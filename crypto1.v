==> flow/design.v <==
module m1filter( 
    input [19:0] in,
    output wire out
);
wire [15:0] fan = 16'h9e98;
wire [15:0] fbn = 16'hb48e;
wire [31:0] fcn = 32'hec57e80a;
wire bit4 = fan >> in[19:16];
wire bit3 = fbn >> in[15:12];
wire bit2 = fan >> in[11:8];
wire bit1 = fan >> in[7:4];
wire bit0 = fbn >> in[3:0];
wire [4:0] sel = {bit4, bit3, bit2, bit1, bit0};
assign out = fcn[sel];
endmodule
module m1crypto(
    input sysclk,
    input resetn,
    input [47:0] key,
    input load_key,
    input ser_in,
    input start,
    input fb,
    output reg  trx_ks,
    output wire trx_fout
);
wire ks;
reg [47:0] lfsr;
wire  linear_feedback = lfsr[0] ^ lfsr[5] ^ lfsr[9] ^ lfsr[10] ^ lfsr[12] ^
                        lfsr[14] ^ lfsr[15] ^ lfsr[17] ^ lfsr[19] ^ lfsr[24] ^
                        lfsr[25] ^ lfsr[27] ^ lfsr[29] ^ lfsr[35] ^ lfsr[39] ^
                        lfsr[41] ^ lfsr[42] ^ lfsr[43];
always@(posedge sysclk or negedge resetn)
    if(~resetn) begin
        lfsr <= 0;
        trx_ks <= 1'b0;
    end else begin
        if (start) begin
            lfsr <= { linear_feedback ^ ser_in ^ (fb & ks), lfsr[47:1]};                 
            trx_ks <= ks;
        end
        if(load_key) begin
            lfsr <= {key[7:0], key[15:8], key[23:16], key[31:24],key[39:32], key[47:40]};
        end 
    end
wire [19:0] filter_in = { lfsr[47], lfsr[45], lfsr[43], lfsr[41],
                          lfsr[39], lfsr[37], lfsr[35], lfsr[33],
                          lfsr[31], lfsr[29], lfsr[27], lfsr[25],
                          lfsr[23], lfsr[21], lfsr[19], lfsr[17],
                          lfsr[15], lfsr[13], lfsr[11], lfsr[9]
                        };
m1filter filter0 (
        .in(filter_in),
        .out(ks)
);
assign trx_fout = ks;
endmodule
* Reports on m1crypto *
Tool output for the design above, in the order of the flow.
Line numbers count from 1 in the design file above.
Operators: Yosys type, input widths -> output width; for muxes data width and select width s.
Library cell names are shortened.
A cell with - has no value.

inputs
  design top = m1crypto
  clock port = sysclk
  standard-cell library = sky130hd
  library corner = tt_025C_1v80

* Elaborated design *
Source: Yosys, flattened and elaborated, memories not mapped. Widths are those after wreduce. Registers that Yosys merges into a memory's read port (data or address) are not register bits. Print and check cells do not count. Equal cells are merged and count once.

bit counts
  output and inout bits = 2
  input bits = 54
  elaborated cells = 31
  register bits after elaboration = 49

cells by class
  shift-type cells = 6
  bitwise logic cells = 20
  multiplexer cells = 2
  reductions and logical operators = 1

operators by type and width
  operator                 number
  $mux 48                  2
  $shr 16x4->1 const A     5
  $shiftx 32x5->1 const A  1
  $xor 1x1->1              19
  $reduce_bool 2->1        1
  $and 1x1->1              1

* Depth *
Yosys ltp: most cells in a row. Word level: on the elaborated netlist, between registers, memories and ports. Mapped: between sequential cells and ports; inverters and the memories' decode and read muxes count.

logic depth
  depth after elaboration = 21
  ABC_AREA = 1
  mapped depth = 15
  mapped depth without buffers = 15

* Mapped cells and area *
Source: synth_stat.txt of the flow (Yosys; design flattened, memories mapped). It holds for the ABC_AREA given above (unset counts as 0); a run with the other value may have another netlist.
The area totals of this step are shown rounded.

mapped netlist
  flip-flop cells = 49
  mapped cells = 330
  buffers = 14
  synthesis area = 2640 um2
  area of sequential cells = 1230 um2

cell types
  cell      number  total area (um2)
  dfrtp_1   49      1.23E+03
  nand2_1   110     412.896
  o221ai_1  18      157.651
  inv_1     39      146.39
  a22oi_1   18      135.13
  ha_1      6       75.072
  o211ai_1  9       67.565
  nand3_1   13      65.062
  o21ai_1   12      60.058
  clkbuf_1  11      41.29
  inv_2     10      37.536
  nand3_2   3       30.029
  nor2_1    7       26.275
  o21ai_0   5       25.024
  nor2_2    3       18.768
  xnor2_1   2       17.517
  nand2_2   2       12.512
  nand4_1   2       12.512

Not listed: further types 9, cells in them 11.

* Worst setup path after synthesis *
OpenSTA on the mapped netlist: ideal clock, no wires. The path of least setup slack (recovery checks aside). Input and output delay are each 20% of the period. Register names are those of the netlist, which keeps one name where synthesis merged equal registers.

timing path post-synthesis
  path kind = flip-flop to output port
  start = reg lfsr[25]
  end = out trx_fout
  data required time = 1680 ps
  setup slack = 280 ps
  arrival time = 1400 ps
  time at the first pin = 0 ps
  stages = 11
  period = 2100 ps
  path delay = 1400 ps
  path buffers = 0
  output delay = 420 ps
  period reached after synthesis = 1820 ps

"path delay" is the arrival time less input delay plus setup time.
At an output port there is no setup time.
"stages" counts driving pins, that of a launching flip-flop among them; a cell with two outputs on the path counts twice.
"period reached after synthesis" = period - worst setup slack (recovery checks aside). The figure is calculated, with input and output delays left at 20% of the set period.
The rows between start and end are the longest chain of elaborated cells between them; the timing report does not say that the signal goes this way. Where chains are equally long, one stands for them.
A line is the first line of the expression or statement that the cell stems from. Yosys adds cells for indexed reads and writes and turns some case tables into memories.
At most two assigning lines are given for a register; there are more.

between the ends, post-synthesis
  path through = dfrtp_1 -> inv_1 -> ha_1 -> or2_1 -> o21ai_2 -> inv_2 -> nor2_2 -> nand2_1 -> nand2_2 -> nand2_1 -> inv_1
  cells in the longest elaborated chain = 2
  elaborated cells between the ends (all ways) = 2
  source lines of those cells = 2
  classes of those cells = shift (2)

RTL lines, path post-synthesis
  item             line  text
  from (decl)      28    reg [47:0] lfsr;
  from (assign)    39    lfsr <= { linear_feedback ^ ser_in ^ (fb & ks), lfsr[47:1]};
  from (assign)    43    lfsr <= {key[7:0], key[15:8], key[23:16], key[31:24],key[39:32], key[47:40]};
  $shr 16x4->1     10    wire bit2 = fan >> in[11:8];
  $shiftx 32x5->1  14    assign out = fcn[sel];
  to (decl)        25    output wire trx_fout

* Path in the finished layout *
Path of least setup slack in the final report of stored run 1 (OpenROAD, finished layout, wires in). Where an end is a register, its clock arrival counts in the times.
The report prints the path's times to 10 ps; the period is as set.

timing path after layout
  path kind = flip-flop to output port
  start = reg lfsr[27]
  end = out trx_fout
  period = 1580 ps
  data required time = 1260 ps
  output delay = 320 ps
  setup slack = -640 ps
  path buffers = 1
  arrival time = 1900 ps
  stages = 11
  time at the first pin = 300 ps

The rows between start and end are the longest chain of elaborated cells between them; the timing report does not say that the signal goes this way. Where chains are equally long, one stands for them.
At most two assigning lines are given for a register; there are more.

between the ends, after layout
  path through = dfrtp_1 -> inv_2 -> ha_1 -> or2_1 -> o21ai_2 -> inv_2 -> nand2_1 -> nand4_1 -> nand2_2 -> inv_2 -> buf_6
  cells in the longest elaborated chain = 2
  elaborated cells between the ends (all ways) = 2
  source lines of those cells = 2
  classes of those cells = shift (2)

RTL lines, path after layout
  item             line  text
  from (decl)      28    reg [47:0] lfsr;
  from (assign)    39    lfsr <= { linear_feedback ^ ser_in ^ (fb & ks), lfsr[47:1]};
  from (assign)    43    lfsr <= {key[7:0], key[15:8], key[23:16], key[31:24],key[39:32], key[47:40]};
  $shr 16x4->1     10    wire bit2 = fan >> in[11:8];
  $shiftx 32x5->1  14    assign out = fcn[sel];
  to (decl)        25    output wire trx_fout

# Flow runs of m1crypto

Module m1crypto, platform sky130hd: 2 stored runs of the flow (Yosys, OpenROAD) with differing settings, in no particular order. Input and output delays are each 20% of the period that was set; the output load is 0.01 pF.
"clock period reached" means the clock period less the worst setup slack. The figure is calculated, with input and output delays left at 20% of the set period.
"total design power": no workload was simulated; the value follows from the tool's default switching activity.
The results are shown rounded.
A setting shown as -- is not set for that run.

item                                stored run 1  stored run 2
period_ns                           1.58          2.17
CORE_UTILIZATION                    52            21
SETUP_SLACK_MARGIN                  0.26          --
PLACE_DENSITY_LB_ADDON              0.15          --
CORE_MARGIN                         4             2
ABC_AREA                            1             --
CTS_CLUSTER_SIZE                    45            --
CAP_MARGIN                          5             20
SLEW_MARGIN                         35            20
synthesized cell area (um2)         2640          2670
overall die area (um2)              6280          13600
final utilization                   0.793         0.312
setup slack of the worst path (ps)  -640          -128
final setup TNS (ps)                -1430         -128
total design power (mW)             3.66          2.93
clock period reached (ps)           2220          2298
